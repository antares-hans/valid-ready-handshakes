==> flow/design.v <==
`timescale 1ns/1ps
module master#(parameter WIDTH = 8)(
	input		 	clk,
	input			rst,
	input			valid_en,
	input 			ready,
	input	   [WIDTH-1:0]	mdata_in,
	output reg 		valid,
	output reg [WIDTH-1:0] 	mdata_out,
	output reg [7:0] 	addr
	);
  always @(posedge clk) begin
	if (rst)
		valid <= 1'b0;
	else
		valid <= valid_en;
  end
  always @(posedge clk) begin
	if (rst)
		mdata_out <= {WIDTH{1'b0}};
	else if (valid && ready)
		mdata_out <= mdata_in;
	else 
		mdata_out <= mdata_out;
  end
  always @(posedge clk) begin
       	if (rst)
            	addr <= 8'b0;
        else begin
		if (addr == 8'hff)
            		addr <= 8'b0;
		else if (valid && ready)
			addr <= addr + 8'b1;
		else addr <= addr; 
	end	
  end
endmodule
`timescale 1ns / 1ps
module ready_register#(parameter WIDTH = 8) (
	input			clk,
	input			rst,
	input			m_valid,
        output	reg		m_ready,
        input	   [WIDTH-1:0]  m_data,
        output  reg      	s_valid,
        input              	s_ready,
        output	reg[WIDTH-1:0] 	s_data
        );
  reg 			reg_full;         
  reg 			reg_valid;
  reg 	[WIDTH-1:0] 	reg_data;   
  wire 			reg_ready;    
  always @(posedge clk) begin 
   	if (rst) begin
		reg_full <= 0 ;
		s_valid <= 0;
		s_data <= {WIDTH{1'b0}};
		reg_data <= {WIDTH{1'b0}};
	end
   	else if(!reg_full) begin          
            	if (reg_ready) begin
             		s_valid <= m_valid;
			s_data <= m_data;               
            	end
            	else begin
              		reg_valid <= m_valid;
			reg_data <= m_data;
               		reg_full <= !reg_full;
            	end
           end
	   else begin 
		if(reg_ready) begin
            		s_valid <= reg_valid;
			s_data <= reg_data;              
               		reg_full <= !reg_full;
		end
		else begin
			s_valid <= s_valid;
			s_data <= s_data;              
               		reg_full <= reg_full;
		end             
           end
  end
  always @(posedge clk) begin
	if (rst) 
		m_ready <= 1'b1; 
	else 	
		m_ready <= reg_ready;
  end
  assign reg_ready = s_ready || ~s_valid; 
endmodule
`timescale 1ns/1ps
module slave#(parameter WIDTH = 8)(
	input 			clk,
	input 			rst,
	input 			ready_en,
	input 			valid,
	input 	   [WIDTH-1:0] 	sdata_in,
	output reg 		ready,
	output reg [WIDTH-1:0] 	sdata_out
	);
  always @(posedge clk) begin
	if (rst)
		ready <= 1'b0;
	else  	ready <= ready_en;
	end
  always @ (posedge clk) begin
        if (rst)
            	sdata_out <= {WIDTH{1'b0}};                 
        else if (valid && ready)
            	sdata_out <= sdata_in;              
        else 
            	sdata_out <= sdata_out;
  end      
endmodule
`timescale 1ns/1ps
module top_handshakes#( parameter WIDTH = 8)(
	input 			clk,
	input 			rst,
	input 			valid_en,
	input 			ready_en,
	output 			m_valid,
	output 			m_ready,
	output 			s_valid,
	output 			s_ready,
	input  	[WIDTH-1:0] 	m_data_in,
	output 	[WIDTH-1:0] 	m_data_out,
	output 	[WIDTH-1:0] 	s_data_in,
	output 	[WIDTH-1:0] 	s_data_out,
	output 	[7:0]		addr
	);
  wire 			valid_connect;
  wire 			ready_connect;
  wire  [WIDTH-1:0] 	data_connect;
  master master_test(
	.clk(clk), 
	.rst(rst), 
	.valid_en(valid_en), 
	.ready(m_ready), 
	.mdata_in(m_data_in),
	.valid(m_valid),
	.mdata_out(m_data_out), 
	.addr(addr)
	);
  ready_register ready_register_test(
	.clk(clk), 
	.rst(rst), 
	.m_valid(m_valid), 
	.m_ready(m_ready), 
	.m_data(m_data_out), 
	.s_valid(s_valid), 
	.s_ready(s_ready),
	.s_data (s_data_in)
	);
  slave slave_test(
	.clk(clk), 
	.rst(rst), 
	.ready_en(ready_en), 
	.valid(s_valid), 
	.sdata_in(s_data_in), 
	.ready(s_ready), 
	.sdata_out(s_data_out)
	);
endmodule
Tool chain data of top_handshakes
What the tools print for top_handshakes, step after step.
Lines are those of the file above, counted from 1.
Operators carry their Yosys type and port widths (W data, S select, Z words).
Library cell names are shortened.
The mark - stands for no value.
- top: top_handshakes
- clock port: clk
- library: sky130hd
- corner: tt_025C_1v80

After elaboration
Yosys after proc, flatten, opt, wreduce and memory -nomap, before mapping. Memory bits, and registers merged into a memory's read port (data or address), are not among the register bits. Print and check cells are not counted. Equal cells are merged and count once.
- noted bitwise logic cells: 4
- noted add/subtract/negate cells: 1
- mux-type cells: 9
- noted reductions and logical operators: 7
- equal/unequal tests: 1
- operators with widths (operator ; count):
    $mux W8 ; 3
    $add A8 B1 Y8 const B ; 1
    $eq A8 B8 Y1 const B ; 1
    $mux W1 ; 6
    $not A1 Y1 ; 4
    $reduce_and A3 Y1 ; 1
    $logic_and A1 B1 Y1 ; 2
    $reduce_and A2 Y1 ; 1
    $reduce_or A2 Y1 ; 1
    $logic_or A1 B1 Y1 ; 1
    $logic_not A1 Y1 ; 1
- bits in registers: 46
- word-level cells at 33
- output and inout port bits at 36
- noted input port bits: 12

Longest topological paths
Longest topological path by Yosys (ltp), each cell counted once; first at word level (registers and memories cut), then after technology mapping (sequential cells cut; the memories' decode and read muxes count).
- noted depth in word-level cells: 4
- ABC_AREA: 0
- noted mapped depth: 5
- depth with buffers taken out at 4

Synthesis result
Yosys stat after the flow's synthesis: flattened, memories mapped to cells. It holds for the ABC_AREA given above (unset counts as 0); a run with the other value may have another netlist.
- cells by type (cell type ; count ; area in all (sq um)):
    dfxtp_1 ; 45 ; 900.864
    nand2_1 ; 39 ; 146.39
    a21oi_1 ; 29 ; 145.139
    mux2i_1 ; 9 ; 90.086
    a211oi_1 ; 8 ; 60.058
    nand3_1 ; 11 ; 55.053
    o21ai_0 ; 11 ; 55.053
    nor2_1 ; 10 ; 37.536
    buf_2 ; 6 ; 30.029
    edfxtp_1 ; 1 ; 30.029
    clkbuf_1 ; 6 ; 22.522
    a31oi_1 ; 3 ; 18.768
    inv_1 ; 4 ; 15.014
    or4_1 ; 2 ; 15.014
    ha_1 ; 1 ; 12.512
    nand4_1 ; 2 ; 12.512
    nor2b_1 ; 2 ; 12.512
    nor3b_2 ; 1 ; 12.512
Not listed: further types 13, cells in them 14.
- noted mapped area: 1771.7 sq um
- buffers: 13
- cells in the netlist at 204
- noted sequential area: 930.9 sq um
- mapped flip-flops: 46
The figures by module come from a second, unflattened synthesis with its own total; it is not the netlist above.
- cell total of the unflattened synthesis: 205
- area (unflattened synthesis): 2009.4 sq um
Rows give one instance, submodules left out.
- modules (module ; seq. area (sq um) ; cells ; area (sq um) ; times used):
    ready_register ; 410.4 ; 82 ; 925.9 ; 1
    master ; 340.3 ; 84 ; 686.9 ; 1
    slave ; 180.2 ; 39 ; 396.6 ; 1
    top_handshakes ; 0.0 ; 0 ; 0.0 ; 1

Path before layout
OpenSTA on the mapped netlist: ideal clock, no wires. The path of least setup slack (recovery checks aside). Input and output delay are each 20% of the period. Register names are those of the netlist, which keeps one name where synthesis merged equal registers.
- kind: reg2reg
- start point: register master_test.addr[0]
- end point: register master_test.addr[6]
- noted arrival: 1.246 ns
- buffers on the path: 0
- clock period: 1.54 ns
- data required time: 1.466 ns
- launch time at the first pin: 0.000 ns
- path delay: 1.320 ns
- noted setup time: 0.074 ns
- stages: 5
- slack: 0.219 ns
- synthesis period reached at 1.321 ns
"path delay" = arrival - input delay + setup time.
"stages" counts driving pins, that of a launching flip-flop among them; a cell with two outputs on the path counts twice.
"synthesis period reached" = period - worst setup slack (recovery checks aside). The figure is calculated, with input and output delays left at 20% of the set period.
Between the ends stands the longest chain of elaborated cells between them, by number of cells; it is not shown to be the way that was timed. Of several equally long chains one is given.
A line is the first line of the expression or statement that the cell stems from. Yosys adds cells for indexed reads and writes and turns some case tables into memories.
At most two assigning lines are given for a register; there are more.
- cells stage by stage: dfxtp_1 -> ha_1 -> nand4_1 -> or3_1 -> a31oi_1
- cells in the longest elaborated chain: 2
- elaborated cells on any way between the ends at 3
- noted source lines of those cells: 2
- those cells by class: add/sub: 1; eq/ne: 1; reduce/logical: 1
- RTL lines, path post-synthesis (what ; RTL line ; source):
    start: declaration ; 10 ; output reg [7:0] addr
    start: assignment ; 33 ; addr <= addr + 8'b1;
    start: assignment ; 34 ; else addr <= addr;
    $eq A8 B8 Y1 ; 30 ; if (addr == 8'hff)
    $reduce_or A2 Y1 ; - ;
    end: assignment ; 33 ;
    end: assignment ; 34 ;
    end: declaration ; 10 ;

Path in the finished layout
Path of least setup slack in the final report of run 1 (OpenROAD, finished layout, wires in). Where an end is a register, its clock arrival counts in the times.
- kind: reg2out
- start point: register master_test.mdata_out[2]
- end point: output port m_data_out[2]
- data required time: 1.14 ns
- clock period: 1.42 ns
- launch time at the first pin: 0.28 ns
- slack: -0.03 ns
- noted output delay: 0.28 ns
- buffers on the path: 1
- stages: 2
- noted arrival: 1.17 ns
At most two assigning lines are given for a register; there are more.
- cells stage by stage: dfxtp_1 -> clkdlybuf4s50_1
- cells in the longest elaborated chain: 0
- elaborated cells on any way between the ends at 0
- noted source lines of those cells: 0
- RTL lines, path post-layout (what ; RTL line ; source):
    start: declaration ; 9 ; output reg [WIDTH-1:0] mdata_out,
    start: assignment ; 22 ; mdata_out <= mdata_in;
    start: assignment ; 24 ; mdata_out <= mdata_out;
    end: declaration ; 127 ; output [WIDTH-1:0] m_data_out,

Memo
Re: implementation data of top_handshakes

Module top_handshakes, platform sky130hd: 2 stored runs of the flow (Yosys, OpenROAD) with differing settings, in no particular order. Input and output delays are each 20% of the period that was set; the output load is 0.01 pF.
"achieved clock period" is the run's clock period less its worst setup slack. It is reckoned from that one timing run; input and output delays stay at 20% of the period that was set.
"time used up by the worst setup path" means the part of the period allowed to the worst setup path (the constraints hold back 20% at inputs and 20% at outputs) less its slack; where the path has registers, the arrival times of their clocks count too.
By "total power of the final layout" is meant OpenSTA's value without simulated activity: inputs other than the clock are taken to toggle once in ten clock periods, and the tool carries that through the logic.

Run 1

==> flow/run.sh <==
#!/bin/bash
# the make line also repeats the synthesis and layout settings of config.mk as NAME=value (left out here)
make -C /OpenROAD-flow-scripts/flow DESIGN_CONFIG=/design/flow/config.mk WORK_HOME=/design/flow/orfs CLKGATE_MAP_FILE= finish
==> flow/config.mk <==
export PLATFORM = sky130hd
export DESIGN_NAME = top_handshakes
export DESIGN_NICKNAME = top_handshakes
export VERILOG_FILES = /design/flow/design.v
export SDC_FILE = /design/flow/constraint.sdc
export NUM_CORES = 4
export LEC_CHECK = 0
export CAP_MARGIN = 20
export CORE_MARGIN = 2
export CORE_UTILIZATION = 40
export CTS_CLUSTER_SIZE = 10
export GPL_ROUTABILITY_DRIVEN = 1
export MAX_ROUTING_LAYER = met5
export PLACE_DENSITY_LB_ADDON = 0.04
export SETUP_SLACK_MARGIN = -0.08
export SLEW_MARGIN = 20
export TNS_END_PERCENT = 85
==> flow/constraint.sdc <==
create_clock -name core_clock -period 1.42 [get_ports {clk}]
set_input_delay 0.2840 -clock core_clock [delete_from_list [all_inputs] [get_ports {clk}]]
set_output_delay 0.2840 -clock core_clock [all_outputs]
set_load 0.01 [all_outputs]

Measured in run 1:
- full die area: 4977.3 sq um
- utilization after layout at 58.1 %
- noted the worst setup slack after layout: -0.031 ns
- noted the time used up by the worst setup path: 1.17 ns
- critical path type: reg2out
- chip area in the Yosys report at 1771.7 sq um
- achieved clock period: 1.451 ns
- noted the standard-cell area after routing: 2513.7 sq um
- total power of the final layout at 2455 uW
- setup TNS: -0.177 ns

Run 2

==> flow/run.sh <==
#!/bin/bash
# the make line also repeats the synthesis and layout settings of config.mk as NAME=value (left out here)
make -C /OpenROAD-flow-scripts/flow DESIGN_CONFIG=/design/flow/config.mk WORK_HOME=/design/flow/orfs CLKGATE_MAP_FILE= finish
==> flow/config.mk <==
export PLATFORM = sky130hd
export DESIGN_NAME = top_handshakes
export DESIGN_NICKNAME = top_handshakes
export VERILOG_FILES = /design/flow/design.v
export SDC_FILE = /design/flow/constraint.sdc
export NUM_CORES = 4
export LEC_CHECK = 0
export ABC_AREA = 1
export CAP_MARGIN = 20
export CORE_MARGIN = 2
export CORE_UTILIZATION = 28
export CTS_CLUSTER_SIZE = 98
export GPL_ROUTABILITY_DRIVEN = 1
export MAX_ROUTING_LAYER = met5
export MIN_ROUTING_LAYER = met2
export SETUP_SLACK_MARGIN = 0.19
export SLEW_MARGIN = 20
export TNS_END_PERCENT = 10
==> flow/constraint.sdc <==
create_clock -name core_clock -period 1.22 [get_ports {clk}]
set_input_delay 0.2440 -clock core_clock [delete_from_list [all_inputs] [get_ports {clk}]]
set_output_delay 0.2440 -clock core_clock [all_outputs]
set_load 0.01 [all_outputs]

Measured in run 2:
- full die area: 6947.2 sq um
- utilization after layout at 47.1 %
- noted the worst setup slack after layout: 0.058 ns
- noted the time used up by the worst setup path: 1.16 ns
- critical path type: reg2reg
- chip area in the Yosys report at 1762.9 sq um
- achieved clock period: 1.162 ns
- noted the standard-cell area after routing: 2818.9 sq um
- total power of the final layout at 3273 uW
- setup TNS: 0.000 ns
