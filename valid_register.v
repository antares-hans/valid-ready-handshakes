==> flow/design.v <==
`timescale 1ns/1ps
module valid_register#(parameter WIDTH = 8)(
	input 			clk,
	input 			rst,
	input 			m_valid,
	output 			m_ready,
	input 	   [WIDTH-1:0]	m_data,
	output reg 		s_valid,
	input 			s_ready,
	output reg [WIDTH-1:0] 	s_data
	);
  always @(posedge clk)begin
   	if (rst)
		s_valid <= 1'd0;
   	else if (m_ready)
		s_valid <= m_valid;
   	else
		s_valid <= s_valid;
  end
  always @(posedge clk)begin
   	if (rst)
       		s_data <= 'd0;
   	else if (m_valid && m_ready)
       		s_data <=  m_data;
	else 
		s_data <= s_data;
  end
  assign m_ready = s_ready || ~s_valid; 
endmodule
== From RTL to reports: valid_register ==
Tool output for the design above, in the order of the flow.
Lines are those of the file above, counted from 1.
Operators carry their Yosys type and port widths (W data, S select, Z words).
Library cell names are shortened.
The mark - stands for no value.
Inputs
  design top: valid_register
  clock: clk
  cell library: sky130hd
  library corner: tt_025C_1v80

== After elaboration ==
Source: Yosys, flattened and elaborated, memories not mapped. Widths are those after wreduce; folded enables and synchronous resets count as part of the registers. Registers that Yosys merges into a memory's read port (data or address) are not register bits. Print and check cells do not count. Equal cells are merged and count once.
Cells by class
  bitwise gates (word level): 1
  reduce/logical cells: 2
Operators by type and width (count)
  $logic_and A1 B1 Y1: 1
  $logic_or A1 B1 Y1: 1
  $not A1 Y1: 1
Storage and ports
  cells after elaboration: 5
  output and inout port bits: 10
  flip-flop bits (word level): 9

== Depth ==
Longest topological path by Yosys (ltp), each cell counted once; first at word level (registers and memories cut), then after technology mapping (sequential cells cut; the memories' decode and read muxes count).
Logic depth
  depth after elaboration: 3
  ABC_AREA: 0
  mapped depth: 5

== Netlist ==
The flow's flattened synthesis, as Yosys stat reports it; memories are mapped. The netlist is that of the ABC_AREA named above (0 if unset); the other value can give another one.
Mapped netlist
  flip-flop cells: 9
  cell area after synthesis: 0.0004417 mm²
  sequential part of the area: 0.0001802 mm²
  buffer cells: 5
  mapped cells: 41
Cells by type
  dfxtp_1: count 9, total area 180.173 µm²
  a21bo_1: count 8, total area 80.077 µm²
  a21oi_2: count 8, total area 70.067 µm²
  buf_6: count 4, total area 45.043 µm²
  nand3_1: count 8, total area 40.038 µm²
  nand2b_4: count 1, total area 13.763 µm²
  a21oi_1: count 1, total area 5.005 µm²
  clkbuf_1: count 1, total area 3.754 µm²
  inv_1: count 1, total area 3.754 µm²

== Path before layout ==
Source: OpenSTA report_checks on the synthesized netlist (no wires, ideal clock, input and output delay 20% of the period each), path of least setup slack; recovery checks are left aside. Register names are those of the netlist, which keeps one name where synthesis merged equal registers.
Timing path after synthesis
  path kind: input -> output
  from: input s_ready
  to: output m_ready
  arrival: 0.717 ns
  clock period: 1.73 ns
  path slack: 0.667 ns
  stages on the path: 3
  delay of the path: 0.371 ns
  data required time: 1.384 ns
  synthesis period reached: 1.063 ns
"delay of the path" is the arrival time less input delay plus setup time.
At an output port there is no setup time.
"stages on the path": output pins that drive a net of the path, with the launching flip-flop's if there is one; two outputs of one cell count as two.
"synthesis period reached" is the clock period less the worst setup slack; recovery checks do not enter. This is arithmetic on one report: input and output delays are still those of the set period (20% each).
The rows between start and end are the longest chain of elaborated cells between them; the timing report does not say that the signal goes this way. Where chains are equally long, one stands for them.
A line is the first line of the expression or statement that the cell stems from. Yosys adds cells for indexed reads and writes and turns some case tables into memories.
On the way, after synthesis
  path through: nand2b_4 buf_6 buf_6
  length of the longest elaborated chain: 1
  elaborated cells on any way between the ends: 1
  RTL lines with such cells: 1
RTL lines, path after synthesis
  start: declaration: line 9  | input s_ready,
  $logic_or A1 B1 Y1: line 28  | assign m_ready = s_ready || ~s_valid;
  end: declaration: line 6  | output m_ready,

== Timing after layout ==
Path of least setup slack in the final report of run 1 (OpenROAD, finished layout, wires in). Where an end is a register, its clock arrival counts in the times.
Timing path post-layout
  path kind: register -> output
  from: register s_valid
  to: output m_ready
  data required time: 0.48 ns
  arrival: 1.02 ns
  path slack: -0.54 ns
  stages on the path: 5
  clock period: 0.601 ns
The rows between start and end are the longest chain of elaborated cells between them; the timing report does not say that the signal goes this way. Where chains are equally long, one stands for them.
At most two assigning lines are given for a register; there are more.
On the way, post-layout
  path through: dfxtp_4 nand2b_4 buf_8 buf_8 buf_6
  length of the longest elaborated chain: 2
  elaborated cells on any way between the ends: 2
  RTL lines with such cells: 1
RTL lines, path post-layout
  start: declaration: line 8  | output reg s_valid,
  start: assignment: line 16  | s_valid <= m_valid;
  start: assignment: line 18  | s_valid <= s_valid;
  $not A1 Y1: line 28  | assign m_ready = s_ready || ~s_valid;
  $logic_or A1 B1 Y1: line 28
  end: declaration: line 6  | output m_ready,

--- measured runs ---
Stored flow runs of valid_register (2 of them; Yosys, OpenROAD, sky130hd). They differ in their settings and are not a sequence. Constraints: input delay and output delay 20% of the set period each, output load 0.01 pF.
"achieved clock period" means the clock period less the worst setup slack. The figure is calculated, with input and output delays left at 20% of the set period.
"worst setup path time" is the time allowed to the run's worst setup path (the clock period less input and output delay, where it has them) less its slack. Clock arrival times count: a late capture clock shortens it, a late launch clock lengthens it.
[run 1] settings: period_ns=0.601, CORE_UTILIZATION=23, SETUP_SLACK_MARGIN=0.11, CELL_PAD_IN_SITES_GLOBAL_PLACEMENT=0, CELL_PAD_IN_SITES_DETAIL_PLACEMENT=2, TNS_END_PERCENT=75, ABC_AREA=0, GPL_TIMING_DRIVEN=0, SLEW_MARGIN=35, MAX_ROUTING_LAYER=met4, CAP_MARGIN=20, CORE_MARGIN=2
[run 1] result: chip area after synthesis (Yosys) 0.0004417 mm², die area 0.0022868 mm², standard-cell area of the final layout 0.0007895 mm², worst setup slack after layout -0.535 ns, total negative slack -6.992 ns, achieved clock period 1.136 ns, worst setup path time 1.02 ns, worst setup path kind register -> output
[run 2] settings: period_ns=1.53, CORE_UTILIZATION=67, SETUP_SLACK_MARGIN=0.3, PLACE_DENSITY_LB_ADDON=0.2, TNS_END_PERCENT=10, CTS_CLUSTER_SIZE=73, CAP_MARGIN=30, MAX_ROUTING_LAYER=met4, CORE_MARGIN=2, SLEW_MARGIN=20
[run 2] result: did not finish, floorplanning stopped with PDN-0185
--- end ---
